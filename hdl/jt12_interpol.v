==> flow/design.v <==
module jt12_comb #(parameter 
    w=16,    
    m=1      
)(
    input               rst,
    input               clk,
(* direct_enable *)    input cen,
    input  signed [w-1:0] snd_in,
    output reg signed [w-1:0] snd_out
);
wire signed [w-1:0] prev;
generate
    genvar k;
    reg signed [w-1:0] mem[0:m-1];
    assign prev=mem[m-1];
    for(k=1;k<m;k=k+1) begin : mem_gen
        always @(posedge clk)
            if(rst) begin
                mem[k] <= {w{1'b0}};
            end else if(cen) begin
                mem[k] <= mem[k-1];
            end
    end
    always @(posedge clk)
        if(rst) begin
            mem[0] <= {w{1'b0}};
        end else if(cen) begin
            mem[0] <= snd_in;
        end    
endgenerate
always @(posedge clk)
    if(rst) begin
        snd_out <= {w{1'b0}};
    end else if(cen) begin
        snd_out <= snd_in - prev;
    end
endmodule  
module jt12_interpol #(parameter calcw=18, inw=16, 
    n=2,     
    m=1,     
    rate=2   
)(
    input               rst,
    input               clk,
(* direct_enable *)    input               cen_in,
(* direct_enable *)    input               cen_out,
    input  signed [inw-1:0] snd_in,
    output reg signed [inw-1:0] snd_out
);
reg signed  [calcw-1:0] inter6;
wire signed [calcw-1:0] comb_op, integ_op;
localparam wdiff = calcw - inw;
generate
    genvar k;
    wire [calcw-1:0] comb_data[0:n];
    assign comb_data[0] = { {wdiff{snd_in[inw-1]}}, snd_in };
    assign comb_op = comb_data[n];
    for(k=0;k<n;k=k+1) begin : comb_gen
        jt12_comb #(.w(calcw),.m(m)) u_comb(
            .rst    ( rst            ),
            .clk    ( clk            ),
            .cen    ( cen_in         ),
            .snd_in ( comb_data[k]   ),
            .snd_out( comb_data[k+1] )
        );
    end
endgenerate
reg [rate-1:0] inter_cnt;
always @(posedge clk) 
    if(rst) begin
        inter6 <= {calcw{1'b0}};
        inter_cnt <= { {(rate-1){1'b0}}, 1'b1};
    end else if(cen_out) begin
        inter6 <= inter_cnt[0] ? comb_op : {calcw{1'b0}};
        inter_cnt <= { inter_cnt[0], inter_cnt[rate-1:1] };
    end
generate
    genvar k2;
    reg [calcw-1:0] integ_data[0:n];
    assign integ_op = integ_data[n];
    always @(*)
        integ_data[0] = inter6;
    for(k2=1;k2<=n;k2=k2+1) begin : integ_gen
        always @(posedge clk) 
            if(rst) begin
                integ_data[k2] <= {calcw{1'b0}};
            end else if(cen_out) begin
                integ_data[k2] <= integ_data[k2] + integ_data[k2-1];
            end
    end
endgenerate
always @(posedge clk) 
    if(rst) begin
        snd_out <= {inw{1'b0}};
    end else if(cen_out) begin
        snd_out<= integ_op[calcw-1:wdiff];
    end
endmodule
==> From RTL to reports: jt12_interpol <==
The steps from the RTL of jt12_interpol to its reports follow in flow order.
Lines are those of the file above, counted from 1.
Operators carry their Yosys type and port widths (W data, S select, Z words).
{ "setup": {"design": "jt12_interpol", "clock_port": "clk", "library": "sky130hd", "corner": "tt_025C_1v80"} }

==> Elaborated design <==
Counts by Yosys on the flattened word-level netlist (proc, flatten, opt, wreduce). Print and check cells are left out. Cells with the same type and inputs are merged into one.
{ "classes": {"n_addsub": 4, "n_mul": 0, "div_mod_pow": 0, "compare": 0, "eq_ne": 0, "n_shift": 0, "muxes": 1, "bitwise": 0, "n_reduce_logical": 0} }
{ "ops": {"columns": ["operator", "count"], "rows": [
  ["$add A18 B18 Y18", 2],
  ["$sub A18 B18 Y18", 1],
  ["$mux W18", 1],
  ["$sub A16 B16 Y17", 1]
]} }
{ "bits": {"reg_bits": 142, "latchBits": 0, "ram_bits": 0, "mem_bits_ro": 0, "clocked_rd_ports_x_width": 0, "mem_count": 0, "input_bits": 20, "output_inout_bits": 16, "wordCells": 14} }

==> Logic depth <==
Yosys ltp: most cells in a row. Word level: on the elaborated netlist, between registers, memories and ports. Mapped: between sequential cells and ports; inverters and the memories' decode and read muxes count.
{ "logic_depth": {"ltp_word": 1, "ABC_AREA": 0, "ltp_mapped": 10, "ltp_nobuf": 10} }

==> Synthesis result <==
The flow's flattened synthesis, as Yosys stat reports it; memories are mapped. The netlist is that of the ABC_AREA named above (0 if unset); the other value can give another one.
The area totals of this step are shown rounded.
{ "synth_totals": {"stdcells": 1020, "mapped_area_mm2": 0.0085, "seq_area_mm2": 0.0028, "flip_flops": 140, "n_buf": 50} }
{ "types": {"columns": ["type", "count", "type_area_um2"], "rows": [
  ["sky130_fd_sc_hd__dfxtp_1", 140, 2.8E+03],
  ["sky130_fd_sc_hd__ha_1", 67, 838.304],
  ["sky130_fd_sc_hd__mux2i_1", 68, 680.653],
  ["sky130_fd_sc_hd__nor2_1", 135, 506.736],
  ["sky130_fd_sc_hd__nand2_1", 73, 274.013],
  ["sky130_fd_sc_hd__a21oi_1", 53, 265.254],
  ["sky130_fd_sc_hd__inv_1", 57, 213.955],
  ["sky130_fd_sc_hd__o21ai_0", 38, 190.182],
  ["sky130_fd_sc_hd__nand3_1", 35, 175.168],
  ["sky130_fd_sc_hd__a21o_1", 23, 172.666],
  ["sky130_fd_sc_hd__a211oi_1", 20, 150.144],
  ["sky130_fd_sc_hd__a22oi_1", 17, 127.622],
  ["sky130_fd_sc_hd__o21a_1", 17, 127.622],
  ["sky130_fd_sc_hd__nor3_1", 25, 125.12],
  ["sky130_fd_sc_hd__clkbuf_1", 29, 108.854],
  ["sky130_fd_sc_hd__xnor2_1", 11, 96.342],
  ["sky130_fd_sc_hd__fa_1", 4, 80.077],
  ["sky130_fd_sc_hd__xor2_1", 9, 78.826]
]} }
Other cell types: 59; their cells: 199.
The figures by module come from a second, unflattened synthesis with its own total; it is not the netlist above.
{ "unflattened": {"hier_cells": 996, "area_unflattened_mm2": 0.00854} }
Rows give one instance, submodules left out.
{ "modules": {"columns": ["mod", "n_inst", "cells", "area_mm2", "mod_seq_area_mm2"], "rows": [
  ["jt12_comb", 2, 259, 0.0022, 0.000721],
  ["jt12_interpol", 1, 478, 0.00414, 0.00144]
]} }

==> Path before layout <==
Source: OpenSTA report_checks on the synthesized netlist (no wires, ideal clock, input and output delay 20% of the period each), path of least setup slack; recovery checks are left aside. Register names are those of the netlist, which keeps one name where synthesis merged equal registers.
{ "synth_path": {"path_type": "register to register", "startpoint": "reg comb_gen[0].u_comb.snd_out[0]", "endpoint": "reg comb_gen[1].u_comb.snd_out[16]", "clock_period_ps": 2520, "setup_time_ps": 79, "launch_ps": 0, "arrival_time_ps": 2193, "required_time_ps": 2441, "slack_ps": 248, "path_delay_ps": 2272, "driving_pins": 11, "path_buffers": 0, "synth_period_reached_ps": 2272} }
"path_delay_ps" = arrival - input delay + setup time.
"driving_pins" counts driving pins, that of a launching flip-flop among them; a cell with two outputs on the path counts twice.
"synth_period_reached_ps" is the clock period less the worst setup slack; recovery checks do not enter. This is arithmetic on one report: input and output delays are still those of the set period (20% each).
The rows between start and end are the longest chain of elaborated cells between them; the timing report does not say that the signal goes this way. Where chains are equally long, one stands for them.
Each line given opens the expression or statement behind the cell; cells for indexed reads and writes are added by Yosys, which also makes memories of some case tables.
{ "synth_between": {"path_cell_list": "sky130_fd_sc_hd__dfxtp_1 > sky130_fd_sc_hd__inv_1 > sky130_fd_sc_hd__ha_1 > sky130_fd_sc_hd__inv_1 > sky130_fd_sc_hd__fa_1 > sky130_fd_sc_hd__a211oi_2 > sky130_fd_sc_hd__o21ai_1 > sky130_fd_sc_hd__a41oi_2 > sky130_fd_sc_hd__o22ai_1 > sky130_fd_sc_hd__a2111o_1 > sky130_fd_sc_hd__o211ai_1", "elab_chain_cells": 1, "cells_between": 1, "cone_lines": 1, "classes_between": "add/sub: 1"} }
{ "synth_lines": {"columns": ["item", "line", "text"], "rows": [
  ["start: declaration", 9, "output reg signed [w-1:0] snd_out"],
  ["start: assignment", 33, "snd_out <= {w{1'b0}};"],
  ["start: assignment", 35, "snd_out <= snd_in - prev;"],
  ["$sub A18 B18 Y18", 35, null],
  ["end: assignment", 33, null],
  ["end: assignment", 35, null],
  ["end: declaration", 9, null]
]} }

==> Worst path after layout <==
From the final timing report of flow run B: the path of least setup slack in the routed layout; clock arrival at registers is part of the times.
The path's times are printed in steps of 10 ps; the period is the one set.
{ "layout_path": {"path_type": "input to register", "startpoint": "in snd_in[2]", "endpoint": "reg comb_gen[0].u_comb.snd_out[10]", "clock_period_ps": 2450, "input_delay_ps": 490, "setup_time_ps": 140, "launch_ps": 490, "arrival_time_ps": 2660, "required_time_ps": 2730, "slack_ps": 70, "driving_pins": 9, "path_buffers": 2} }
The rows between start and end are the longest chain of elaborated cells between them; the timing report does not say that the signal goes this way. Where chains are equally long, one stands for them.
{ "layout_between": {"path_cell_list": "sky130_fd_sc_hd__clkdlybuf4s50_1 > sky130_fd_sc_hd__ha_1 > sky130_fd_sc_hd__nor2b_2 > sky130_fd_sc_hd__o31a_1 > sky130_fd_sc_hd__o31a_1 > sky130_fd_sc_hd__buf_6 > sky130_fd_sc_hd__o31ai_4 > sky130_fd_sc_hd__xor2_1 > sky130_fd_sc_hd__o22ai_1", "elab_chain_cells": 1, "cells_between": 1, "cone_lines": 1, "classes_between": "add/sub: 1"} }
{ "layout_lines": {"columns": ["item", "line", "text"], "rows": [
  ["start: declaration", 47, "input  signed [inw-1:0] snd_in,"],
  ["$sub A16 B16 Y17", 35, "snd_out <= snd_in - prev;"],
  ["end: assignment", 33, "snd_out <= {w{1'b0}};"],
  ["end: assignment", 35, null],
  ["end: declaration", 9, "output reg signed [w-1:0] snd_out"]
]} }

Add stored flow runs of jt12_interpol

Flow measurements of jt12_interpol on sky130hd: 2 stored runs with different settings, listed in no order. Input and output delays are each 20% of the period that was set; the output load is 0.01 pF.
By "achieved_period_ps" is meant the clock period of the run minus its worst setup slack. This is arithmetic on one report: input and output delays are still those of the set period (20% each).
Results are given in rounded form.
[
  {
    "run": "flow run A",
    "settings": { "period_ns": 4.18, "CORE_UTILIZATION": 50, "PLACE_DENSITY_LB_ADDON": 0.22, "CELL_PAD_IN_SITES_GLOBAL_PLACEMENT": 1, "CELL_PAD_IN_SITES_DETAIL_PLACEMENT": 2, "TNS_END_PERCENT": 45, "GPL_TIMING_DRIVEN": 0, "GPL_ROUTABILITY_DRIVEN": 1, "CTS_CLUSTER_DIAMETER": 63, "MIN_ROUTING_LAYER": "met1", "CAP_MARGIN": 20, "CORE_MARGIN": 2, "SLEW_MARGIN": 20 },
    "outcome": "no results, placement failed with DPL-0033"
  },
  {
    "run": "flow run B",
    "settings": { "period_ns": 2.45, "CORE_UTILIZATION": 63, "CAP_MARGIN": 20, "CORE_MARGIN": 2, "SLEW_MARGIN": 20 },
    "results": { "post_synth_area_mm2": 0.0085, "total_die_area_mm2": 0.0144, "layout_stdcell_area_mm2": 0.00995, "achieved_period_ps": 2384, "utilization_pct": 75.4, "worst_setup_slack_ps": 66 }
  }
]
